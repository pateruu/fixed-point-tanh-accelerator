==> flow/design.v <==
module tanh (
    input  clk,          
    input  rst,          
    input  [13:0] i_x,   
    input  i_valid,      
    output o_ready,      
    output [13:0] o_fx,  
    output o_valid,      
    input  i_ready       
);
localparam signed [13:0] A0 = 14'b11101010101011;  
localparam signed [13:0] A1 = 14'b00001000100010;  
localparam signed [13:0] A2 = 14'b11111100100011;  
localparam signed [13:0] A3 = 14'b00000001011001;  
localparam signed [13:0] A4 = 14'b11111111011100;  
logic signed [13:0] x_1, x_2, x_3, x_4, x_5, x_6, x_7, x_8, x_9, x_10, 
                    x_11, x_12, x_13, x_14, x_15, x_16, x_17, x_18, x_19, x_20, x_21, x_22;                     
logic signed [13:0] x2_1, x2_2, x2_3, x2_4, x2_5, x2_6, x2_7, x2_8, 
                    x2_9, x2_10, x2_11, x2_12, x2_13, x2_14, x2_15, x2_16, x2_17, x2_18;                        
logic signed [13:0] res_1, res_2, res_3, res_4, res_5, res_6, res_7, res_8, res_9, res_10, res_11;                          
logic signed [13:0] r_o, r_x;                                                                    
logic r_valid1, r_valid2, r_valid3, r_valid4, r_valid5, r_valid6, r_valid7, r_valid8, r_valid9, r_valid10, r_valid11, 
      r_valid12, r_valid13, r_valid14, r_valid15, r_valid16, r_valid17, r_valid18, r_valid19, r_valid20, r_valid21, r_valid22;                              
logic r_o_valid, r_i_valid;                                                                      
logic signed [27:0] temp1, temp2, temp3, temp4, temp5, temp6, temp7, temp8, temp9, temp10, temp11;                                                                        
always_ff @(posedge clk) begin                                                                   
    if (rst) begin                                                                               
        x_1 <= 0; x_2 <= 0; x_3 <= 0; x_4 <= 0; x_5 <= 0;                                        
        x_6 <= 0; x_7 <= 0; x_8 <= 0; x_9 <= 0; x_10 <= 0; x_11 <= 0;                            
        x2_1 <= 0; x2_2 <= 0; x2_3 <= 0; x2_4 <= 0; x2_5 <= 0;                                   
        x2_6 <= 0; x2_7 <= 0; x2_8 <= 0; x2_9 <= 0;                                              
        res_1 <= 0; res_2 <= 0; res_3 <= 0; res_4 <= 0; res_5 <= 0;                              
        res_6 <= 0; res_7 <= 0; res_8 <= 0; res_9 <= 0; res_10 <= 0; res_11 <= 0;                
        r_valid1 <= 0; r_valid2 <= 0; r_valid3 <= 0; r_valid4 <= 0; r_valid5 <= 0;               
        r_valid6 <= 0; r_valid7 <= 0; r_valid8 <= 0; r_valid9 <= 0; r_valid10 <= 0; r_valid11 <= 
        r_o <= 0;                                                                                
        r_o_valid <= 0;                                                                          
    end else if (i_ready) begin                                                                  
        r_i_valid <= i_valid;
        r_x <= i_x;
        r_valid1 <= r_i_valid;
        x_1 <= r_x;
        temp1 <= r_x * r_x;
        r_valid2 <= r_valid1;
        x_2 <= x_1;
        x2_2 <= temp1[25:12];
        res_1 <= temp1[25:12];
        r_valid3 <= r_valid2;
        x_3 <= x_2;
        temp2 <= A4 * res_1;
        x2_3 <= x2_2;
        r_valid4 <= r_valid3;
        x_4 <= x_3;
        res_2 <= temp2[25:12];
        x2_4 <= x2_3;
        r_valid5 <= r_valid4;
        x_5 <= x_4;
        temp3 <= res_2 + A3;
        x2_5 <= x2_4;
        r_valid6 <= r_valid5;
        x_6 <= x_5;
        res_3 <= temp3;
        x2_6 <= x2_5;
        r_valid7 <= r_valid6;
        x_7 <= x_6;
        temp4 <= res_3 * x2_6;
        x2_7 <= x2_6;
        r_valid8 <= r_valid7;
        x_8 <= x_7;
        res_4 <= temp4[25:12];
        x2_8 <= x2_7;
        r_valid9 <= r_valid8;
        x_9 <= x_8;
        temp5 <= A2 + res_4;
        x2_9 <= x2_8;
        r_valid10 <= r_valid9;
        x_10 <= x_9;
        res_5 <= temp5;
        x2_10 <= x2_9;
        r_valid11 <= r_valid10;
        x_11 <= x_10;
        temp6 <= res_5 * x2_10;
        x2_11 <= x2_10;
        r_valid12 <= r_valid11;
        x_12 <= x_11;
        res_6 <= temp6[25:12];
        x2_12 <= x2_11;
        r_valid13 <= r_valid12;
        x_13 <= x_12;
        temp7 <= A1 + res_6;
        x2_13 <= x2_12;
        r_valid14 <= r_valid13;
        x_14 <= x_13;
        res_7 <= temp7;
        x2_14 <= x2_13;
        r_valid15 <= r_valid14;
        x_15 <= x_14;
        temp8 <= res_7 * x2_14;
        x2_15 <= x2_14;
        r_valid16 <= r_valid15;
        x_16 <= x_15;
        res_8 <= temp8[25:12];
        x2_16 <= x2_15;
        r_valid17 <= r_valid16;
        x_17 <= x_16;
        temp9 <= A0 + res_8;
        x2_17 <= x2_16;
        r_valid18 <= r_valid17;
        x_18 <= x_17;
        res_9 <= temp9;
        x2_18 <= x2_17;
        r_valid19 <= r_valid18;
        x_19 <= x_18;
        temp10 <= res_9 * x2_18;
        r_valid20 <= r_valid19;
        x_20 <= x_19;
        res_10 <= temp10[25:12];
        r_valid21 <= r_valid20;
        x_21 <= x_20;
        temp11 <= res_10 * x_20;
        r_valid22 <= r_valid21;
        x_22 <= x_21;
        res_11 <= temp11[25:12];
        r_o_valid <= r_valid22;
        r_o <= res_11 + x_22;                                                         
    end                                                                                          
end                                                                                              
assign o_ready = i_ready;
assign o_valid = r_o_valid;
assign o_fx = r_o;
endmodule
# Tool chain data of tanh
# Tool output for the design above, in the order of the flow.
# Lines are those of the file above, counted from 1.
# Cell names lack the library's common part.
# The mark - stands for no value.
# setup
design	tanh
clock	clk
library	sky130hd
pvt_corner	tt_025C_1v80

# Word-level counts
# Counts by Yosys on the flattened word-level netlist (proc, flatten, opt, wreduce; memories kept). Register bits leave out memories and registers merged into their read ports (data or address). Print and check cells are left out. Cells with the same type and inputs are merged into one.
# classes
add_sub_neg	5
multipliers	7
cmp	1
muxes	2
bitwise	1
reduce_logical	2
# op_table
cell	n
multiplier 14 x 14 -> 26 bit	6
multiplier 5 x 14 -> 19 bit (first input constant)	1
adder 11 x 14 -> 14 bit (first input constant)	1
adder 12 x 14 -> 14 bit (first input constant)	1
<= comparator 14 x 1 -> 1 bit (second input constant)	1
adder 14 bit	1
adder 9 x 14 -> 14 bit (first input constant)	1
adder 9 x 8 -> 10 bit (second input constant)	1
AND reduction 2 bit	1
nonzero test 2 bit	1
two-way mux 1 bit	2
NOT 1 bit	1
# word_totals
regBits	964
input_bits	18

# Logic depth
# Longest topological path by Yosys (ltp), each cell counted once; first at word level (registers and memories cut), then after technology mapping (sequential cells cut; the memories' decode and read muxes count).
# depth
ltp_word	2
abc_area	0
depth_mapped	25
depth_no_buf	24

# Synthesis result
# Yosys stat after the flow's synthesis: flattened, memories mapped to cells. It holds for the ABC_AREA given above (unset counts as 0); a run with the other value may have another netlist.
# mapped
stdcells	6369
synth_area_um2	69929.6
ffs	874
n_buf	247
# types
cell_type	n
fa_1	1069
edfxtp_1	466
dfxtp_1	408
ha_1	424
inv_1	1255
mux2i_1	409
and2_1	513
nor2_1	506
nand2_1	447
xnor2_1	163
clkbuf_1	211
xor2_1	44
nor2b_1	60
o21a_1	35
a21oi_1	50
a21o_1	28
o21ai_0	40
nor3_1	34
# Not listed: further types 42, cells in them 207.

# Worst setup path after synthesis
# Source: OpenSTA report_checks on the synthesized netlist (no wires, ideal clock, input and output delay 20% of the period each), path of least setup slack; recovery checks are left aside. Register names are those of the netlist, which keeps one name where synthesis merged equal registers.
# synth_path
path_type	input to register
start	input i_ready
end	register r_i_valid
tclk_ps	28400
input_delay_ps	5680
setup_ps	1352
launch_ps	5680
t_arrival_ps	26918
slack_ps	131
path_delay_ps	22590
driving_pins	4
n_path_buf	3
synth_period_reached_ps	28269
# "path_delay_ps" = arrival - input delay + setup time.
# "driving_pins" counts driving pins, that of a launching flip-flop among them; a cell with two outputs on the path counts twice.
# "synth_period_reached_ps" = period - worst setup slack (recovery checks aside). The figure is calculated, with input and output delays left at 20% of the set period.
# Between the ends stands the longest chain of elaborated cells between them, by number of cells; it is not shown to be the way that was timed. Of several equally long chains one is given.
# A line is the first line of the expression or statement that the cell stems from. Yosys adds cells for indexed reads and writes and turns some case tables into memories.
# synth_between
path_cell_list	clkbuf_1 > clkbuf_1 > buf_1 > nor2b_1
elab_chain_len	1
cells_between	1
cone_lines	0
cone_classes	reduce/logical (1)
# synth_rtl
item	line	text
from (decl)	9	input  i_ready
AND reduction 2 bit	-
to (assign)	39	r_i_valid <= i_valid;
to (decl)	24	logic r_o_valid, r_i_valid;

# Path in the finished layout
# Path of least setup slack in the final report of flow run 1 (OpenROAD, finished layout, wires in). Where an end is a register, its clock arrival counts in the times.
# The path's times are printed in steps of 10 ps; the period is the one set.
# layout_path
path_type	input to output
start	input i_ready
end	output o_ready
tclk_ps	32000
input_delay_ps	6400
out_delay_ps	6400
launch_ps	6400
t_arrival_ps	7590
slack_ps	18010
driving_pins	2
n_path_buf	2
# layout_between
path_cell_list	buf_8 > clkdlybuf4s50_1
elab_chain_len	0
cells_between	0
cone_lines	0
# layout_rtl
item	line	text
from (decl)	9	input  i_ready
to (decl)	6	output o_ready,

# Record of 2 stored runs of the RTL-to-layout flow on tanh, platform sky130hd. The runs are unordered. Constraints: input delay and output delay 20% of the set period each, output load 0.01 pF.
# By "worst_path_allowed_less_slack_ps" is meant the share of the clock period that the worst setup path is allowed (20% is reserved at inputs, 20% at outputs), minus its slack. Clock arrival times at its registers enter into it.
# "worst_path_allowed_less_slack_ps" is known to 10 ps.
# Among the settings, -- means not set for that run.
run	period_ns	CORE_UTILIZATION	CAP_MARGIN	CORE_MARGIN	SLEW_MARGIN	SETUP_SLACK_MARGIN	PLACE_DENSITY_LB_ADDON	CORE_ASPECT_RATIO	ABC_AREA	GPL_ROUTABILITY_DRIVEN	MIN_ROUTING_LAYER	timing.setup.ws_ps	worst_path_allowed_less_slack_ps	worst_setup_path_type	final_stdcell_area_um2	synth_area_um2	die_um2
flow run 1	32.0	39	20	2	20	--	--	--	--	--	--	18009	1190	input to output	75474.9	69929.6	182709.0
flow run 2	54.7	65	25	6	20	5.0	0.17	1.72	0	0	met2	31555	1270	input to output	74136.1	69929.6	115889.0
